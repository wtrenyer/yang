==> flow/design.v <==
module led_cercle (
    input  wire clk , rst_n,
    output wire [15:0] led 
);
reg [15:0] led_reg;
localparam idle             = 4'b0000;
localparam statu_left_right = 4'b0001;
localparam statu_right_left = 4'b0010;
localparam statu_mid_side   = 4'b0100;
localparam statu_side_mid   = 4'b1000;
localparam statu_end        = 4'b1010;
reg [3:0] statu , statu_next ;
always @(posedge clk or negedge rst_n) begin
    if (!rst_n) begin
        statu_next <= idle;
        statu      <= idle;
    end else begin
        statu <= statu_next;
        case (statu)
            idle:begin
                if (led_reg == {{1'b1},{15{1'b0}}}) begin
                    statu_next <= statu_left_right;   
                end
            end
            statu_left_right:begin
              if (led_reg[0] == 1 ) begin
                statu_next <= statu_right_left;
              end else begin
                statu_next <= statu_next;
              end
            end
            statu_right_left:begin
               if (led_reg[15] == 1 ) begin
                statu_next <= statu_mid_side;
              end else begin
                statu_next <= statu_next;
              end
            end
            statu_mid_side:begin
              if (led_reg[15] == 1 && led_reg[0] == 1 ) begin
                statu_next <= statu_side_mid;
              end else begin
                statu_next <= statu_next;
              end
            end
            statu_side_mid:begin
              if (led_reg[7] == 1 && led_reg[8] == 1 ) begin
                statu_next <= idle;
              end else begin
                statu_next <= statu_next;
              end
            end
        endcase
    end
end
localparam counter_number = 50;
reg [25:0] counter ;
reg counter_fleg;
always @(posedge clk or negedge rst_n) begin
    if (!rst_n) begin
        counter <= 26'b0;
        counter_fleg <= 1'b0;
    end else begin
        if (counter == counter_number) begin
            counter <= 26'b0;
            counter_fleg <= 1'b1;
        end else begin
            counter <= counter + 1'b1;
            counter_fleg <= 1'b0;
        end
    end
end
reg [1:0]first_come;
always @(posedge clk or negedge rst_n) begin
    if (!rst_n) begin
        led_reg <= 16'b0;
        first_come <= 2'b0;
    end else if(counter_fleg) begin
        case (statu)
            idle:begin
                led_reg <= {{1'b1},{15{1'b0}}};
            end
            statu_left_right:begin
                led_reg <= {led_reg[0],led_reg[15:1]};
            end
            statu_right_left:begin
                led_reg <= {led_reg[14:0],led_reg[15]};
            end
            statu_mid_side:begin
                if (first_come == 2'b01) begin
                    led_reg[15:8] <={led_reg[14:8],led_reg[15]} ;
                    led_reg[7:0]  <= {led_reg[0],led_reg[7:1]};
                end else begin
                    led_reg [15:8]  <= {{7{1'b0}},1'b1};
                    led_reg [7:0]   <= {1'b1,{7{1'b0}}};
                    first_come <= 2'b01;
                end
            end
            statu_side_mid:begin
                if (first_come == 2'b10) begin
                    led_reg[15:8] <={led_reg[8],led_reg[15:9]} ;
                    led_reg[7:0]  <= {led_reg[6:0],led_reg[7]};
                end else begin
                    led_reg [15:8]  <= {1'b1,{7{1'b0}}};
                    led_reg [7:0]   <= {{7{1'b0}},1'b1};
                    first_come <= 2'b10;
                end
            end
        endcase
    end
end
assign led = led_reg;
endmodule
# --- Reports on led_cercle ---
# What the tools print for led_cercle, step after step.
# Line numbers count from 1 in the design file above.
# Cell names lack the library's common part.
inputs:
  design: "led_cercle"
  clock_port: "clk"
  cell_library: "sky130hd"
  corner: "tt_025C_1v80"

# --- Word level ---
# Source: Yosys, flattened and elaborated, memories not mapped. Widths are those after wreduce. Registers that Yosys merges into a memory's read port (data or address) are not register bits. Print and check cells do not count. Equal cells are merged and count once.
op_classes:
  addsub: 1
  equal: 15
  mux: 17
  reduce_logical: 8
op_table:
  columns: ["operator", "count"]
  rows:
  - ["8-bit parallel mux with 5-bit select", 2]
  - ["8-bit 2-to-1 mux", 4]
  - ["26-bit by 1-bit adder with 26-bit output (second input constant)", 1]
  - ["26-bit by 6-bit equality test with 1-bit output (second input constant)", 1]
  - ["26-bit 2-to-1 mux", 1]
  - ["4-bit parallel mux with 5-bit select", 1]
  - ["4-bit 2-to-1 mux", 5]
  - ["16-bit equality test (second input constant)", 1]
  - ["2-bit inequality test (second input constant)", 7]
  - ["6-bit AND reduction", 1]
  - ["5-bit nonzero test", 1]
  - ["4-bit by 1-bit equality test with 1-bit output (second input constant)", 1]
  - ["4-bit by 2-bit equality test with 1-bit output (second input constant)", 1]
  - ["4-bit by 3-bit equality test with 1-bit output (second input constant)", 1]
  - ["4-bit equality test (second input constant)", 1]
  - ["4-bit zero test", 1]
  - ["4-bit AND reduction", 1]
  - ["2-bit parallel mux with 2-bit select", 1]
  - ["2-bit 2-to-1 mux", 2]
  - ["1-bit logical AND", 2]
  - ["2-bit by 1-bit equality test with 1-bit output (second input constant)", 1]
  - ["2-bit equality test (second input constant)", 1]
  - ["2-bit AND reduction", 1]
  - ["2-bit nonzero test", 1]
  - ["1-bit 2-to-1 mux", 1]
word_totals:
  regBits: 53
  input_bits: 2
  output_inout_bits: 16
  elab_cells: 48

# --- Longest topological paths ---
# Longest topological path by Yosys (ltp), each cell counted once; first at word level (registers and memories cut), then after technology mapping (sequential cells cut; the memories' decode and read muxes count).
depth:
  ltp_word: 3
  abc_area: 1
  ltp_mapped: 10

# --- Synthesis result ---
# Source: synth_stat.txt of the flow (Yosys; design flattened, memories mapped). It holds for the ABC_AREA given above (unset counts as 0); a run with the other value may have another netlist.
# Totals and module areas in this step are rounded.
synth_totals:
  mapped_cells: 408
  yosys_area_mm2: 0.00296
  sequential_area_mm2: 0.00133
  flip_flops: 53
  buffers: 3
by_type:
  columns: ["cell", "count"]
  rows:
  - ["dfrtp_1", 53]
  - ["nand2_1", 160]
  - ["nor2_1", 49]
  - ["inv_1", 45]
  - ["nand3_1", 30]
  - ["xor2_1", 12]
  - ["nor2_4", 4]
  - ["nand4_1", 7]
  - ["nor3_1", 8]
  - ["o21ai_0", 8]
  - ["xnor2_1", 4]
  - ["nand2_2", 5]
  - ["ha_1", 2]
  - ["nor4_1", 4]
  - ["buf_6", 2]
  - ["nand2_4", 2]
  - ["nor3_4", 1]
  - ["nand3b_1", 2]
# Other cell types: 7; their cells: 10.

# --- Path before layout ---
# Path of least setup slack by OpenSTA after synthesis, without wires, with an ideal clock, recovery checks aside; 20% of the period is set as input and as output delay. Where synthesis merged equal registers, the netlist keeps one of their names.
synth_path:
  path_type: "reg-to-reg"
  start: "register counter[0]"
  end: "register counter[18]"
  clock_period_ns: 1.65
  setup_time_ns: 0.113
  launch_ns: 0.000
  arrival_time_ns: 1.330
  t_required_ns: 1.537
  slack_ns: 0.207
  delay_ns: 1.443
  path_stages: 9
  path_buffers: 0
  synth_period_reached_ns: 1.443
# "delay_ns" = arrival - input delay + setup time.
# "path_stages" counts driving pins, that of a launching flip-flop among them; a cell with two outputs on the path counts twice.
# "synth_period_reached_ns" is the clock period less the worst setup slack; recovery checks do not enter. This is arithmetic on one report: input and output delays are still those of the set period (20% each).
# Between the ends stands the longest chain of elaborated cells between them, by number of cells; it is not shown to be the way that was timed. Of several equally long chains one is given.
# Each line given opens the expression or statement behind the cell; cells for indexed reads and writes are added by Yosys, which also makes memories of some case tables.
# At most two assigning lines are given for a register; there are more.
synth_via:
  path_cell_list: "dfrtp_1 -> ha_1 -> nand3_1 -> nor3_4 -> nand3_1 -> nor2_1 -> nand2_1 -> nand2_1 -> inv_1"
  elab_chain_cells: 2
synth_rtl:
  columns: ["element", "line_no", "text"]
  rows:
  - ["start, declared", 57, "reg [25:0] counter ;"]
  - ["start, assigned", 61, "counter <= 26'b0;"]
  - ["start, assigned", 68, "counter <= counter + 1'b1;"]
  - ["26-bit by 1-bit adder with 26-bit output", 68, null]
  - ["26-bit 2-to-1 mux", 64, "if (counter == counter_number) begin"]
  - ["end, assigned", 65, "counter <= 26'b0;"]
  - ["end, assigned", 68, null]
  - ["end, declared", 57, null]

# --- Timing after layout ---
# Path of least setup slack in the final report of run 1 (OpenROAD, finished layout, wires in). Where an end is a register, its clock arrival counts in the times.
layout_path:
  path_type: "reg-to-reg"
  start: "register statu[0]"
  end: "register statu_next[3]"
  clock_period_ns: 1.23
  setup_time_ns: 0.11
  launch_ns: 0.30
  arrival_time_ns: 1.61
  t_required_ns: 1.42
  slack_ns: -0.19
  path_stages: 9
  path_buffers: 0
# Between the ends stands the longest chain of elaborated cells between them, by number of cells; it is not shown to be the way that was timed. Of several equally long chains one is given.
# At most two assigning lines are given for a register; there are more.
layout_via:
  path_cell_list: "dfrtp_1 -> nor2_4 -> nand2_4 -> nand2_4 -> nor2_4 -> nand2_4 -> nand3_4 -> nand2_1 -> nand2_1"
  elab_chain_cells: 3
layout_rtl:
  columns: ["element", "line_no", "text"]
  rows:
  - ["start, declared", 12, "reg [3:0] statu , statu_next ;"]
  - ["start, assigned", 16, "statu      <= idle;"]
  - ["start, assigned", 18, "statu <= statu_next;"]
  - ["4-bit equality test", 19, "case (statu)"]
  - ["5-bit nonzero test", null, null]
  - ["6-bit AND reduction", null, null]
  - ["end, assigned", 15, "statu_next <= idle;"]
  - ["end, assigned", 22, "statu_next <= statu_left_right;"]
  - ["end, declared", 12, null]

Memo
Re: implementation data of led_cercle

Top module led_cercle; platform sky130hd; tools Yosys and OpenROAD; 2 stored runs in no particular order. Input and output delays are each 20% of the period that was set; the output load is 0.01 pF.
By "worst_path_time_ns" is meant the share of the clock period that the worst setup path is allowed (20% is reserved at inputs, 20% at outputs), minus its slack. Clock arrival times at its registers enter into it.
"power.total_mw" rests on the timing tool's default activity at the inputs, not on a simulated workload.
Values from the reports are rounded here.

--- run 1 ---
==> flow/run.sh <==
#!/bin/bash
# the make line also repeats the synthesis and layout settings of config.mk as NAME=value (left out here)
make -C /OpenROAD-flow-scripts/flow DESIGN_CONFIG=/design/flow/config.mk WORK_HOME=/design/flow/orfs CLKGATE_MAP_FILE= finish
==> flow/config.mk <==
export PLATFORM = sky130hd
export DESIGN_NAME = led_cercle
export DESIGN_NICKNAME = led_cercle
export VERILOG_FILES = /design/flow/design.v
export SDC_FILE = /design/flow/constraint.sdc
export NUM_CORES = 4
export LEC_CHECK = 0
export ABC_AREA = 1
export CAP_MARGIN = 20
export CORE_MARGIN = 2
export CORE_UTILIZATION = 15
export GPL_ROUTABILITY_DRIVEN = 1
export HOLD_SLACK_MARGIN = 0.09
export MAX_ROUTING_LAYER = met4
export MIN_ROUTING_LAYER = met1
export PLACE_DENSITY_LB_ADDON = 0.28
export SLEW_MARGIN = 20
==> flow/constraint.sdc <==
create_clock -name core_clock -period 1.23 [get_ports {clk}]
set_input_delay 0.2460 -clock core_clock [delete_from_list [all_inputs] [get_ports {clk}]]
set_output_delay 0.2460 -clock core_clock [all_outputs]
set_load 0.01 [all_outputs]

==> results, as YAML <==
results:
  ys_area_mm2: 0.00296
  die_area_mm2: 0.0209
  final_stdcell_area_mm2: 0.00507
  layout_utilization_frac: 0.261
  final_setup_ws_ns: -0.191
  final_setup_tns_ns: -5.75
  power.total_mw: 3.46
  worst_path_time_ns: 1.42
  worst_setup_path_type: "reg-to-reg"

--- run 2 ---
==> flow/run.sh <==
#!/bin/bash
# the make line also repeats the synthesis and layout settings of config.mk as NAME=value (left out here)
make -C /OpenROAD-flow-scripts/flow DESIGN_CONFIG=/design/flow/config.mk WORK_HOME=/design/flow/orfs CLKGATE_MAP_FILE= finish
==> flow/config.mk <==
export PLATFORM = sky130hd
export DESIGN_NAME = led_cercle
export DESIGN_NICKNAME = led_cercle
export VERILOG_FILES = /design/flow/design.v
export SDC_FILE = /design/flow/constraint.sdc
export NUM_CORES = 4
export LEC_CHECK = 0
export CAP_MARGIN = 20
export CORE_MARGIN = 2
export CORE_UTILIZATION = 17
export PLACE_DENSITY_LB_ADDON = 0.23
export SLEW_MARGIN = 20
==> flow/constraint.sdc <==
create_clock -name core_clock -period 3.0 [get_ports {clk}]
set_input_delay 0.6000 -clock core_clock [delete_from_list [all_inputs] [get_ports {clk}]]
set_output_delay 0.6000 -clock core_clock [all_outputs]
set_load 0.01 [all_outputs]

==> results, as YAML <==
results:
  ys_area_mm2: 0.00272
  die_area_mm2: 0.0171
  final_stdcell_area_mm2: 0.0033
  layout_utilization_frac: 0.209
  final_setup_ws_ns: 0.913
  final_setup_tns_ns: 0.000
  power.total_mw: 1.41
  worst_path_time_ns: 1.49
  worst_setup_path_type: "reg-to-output"
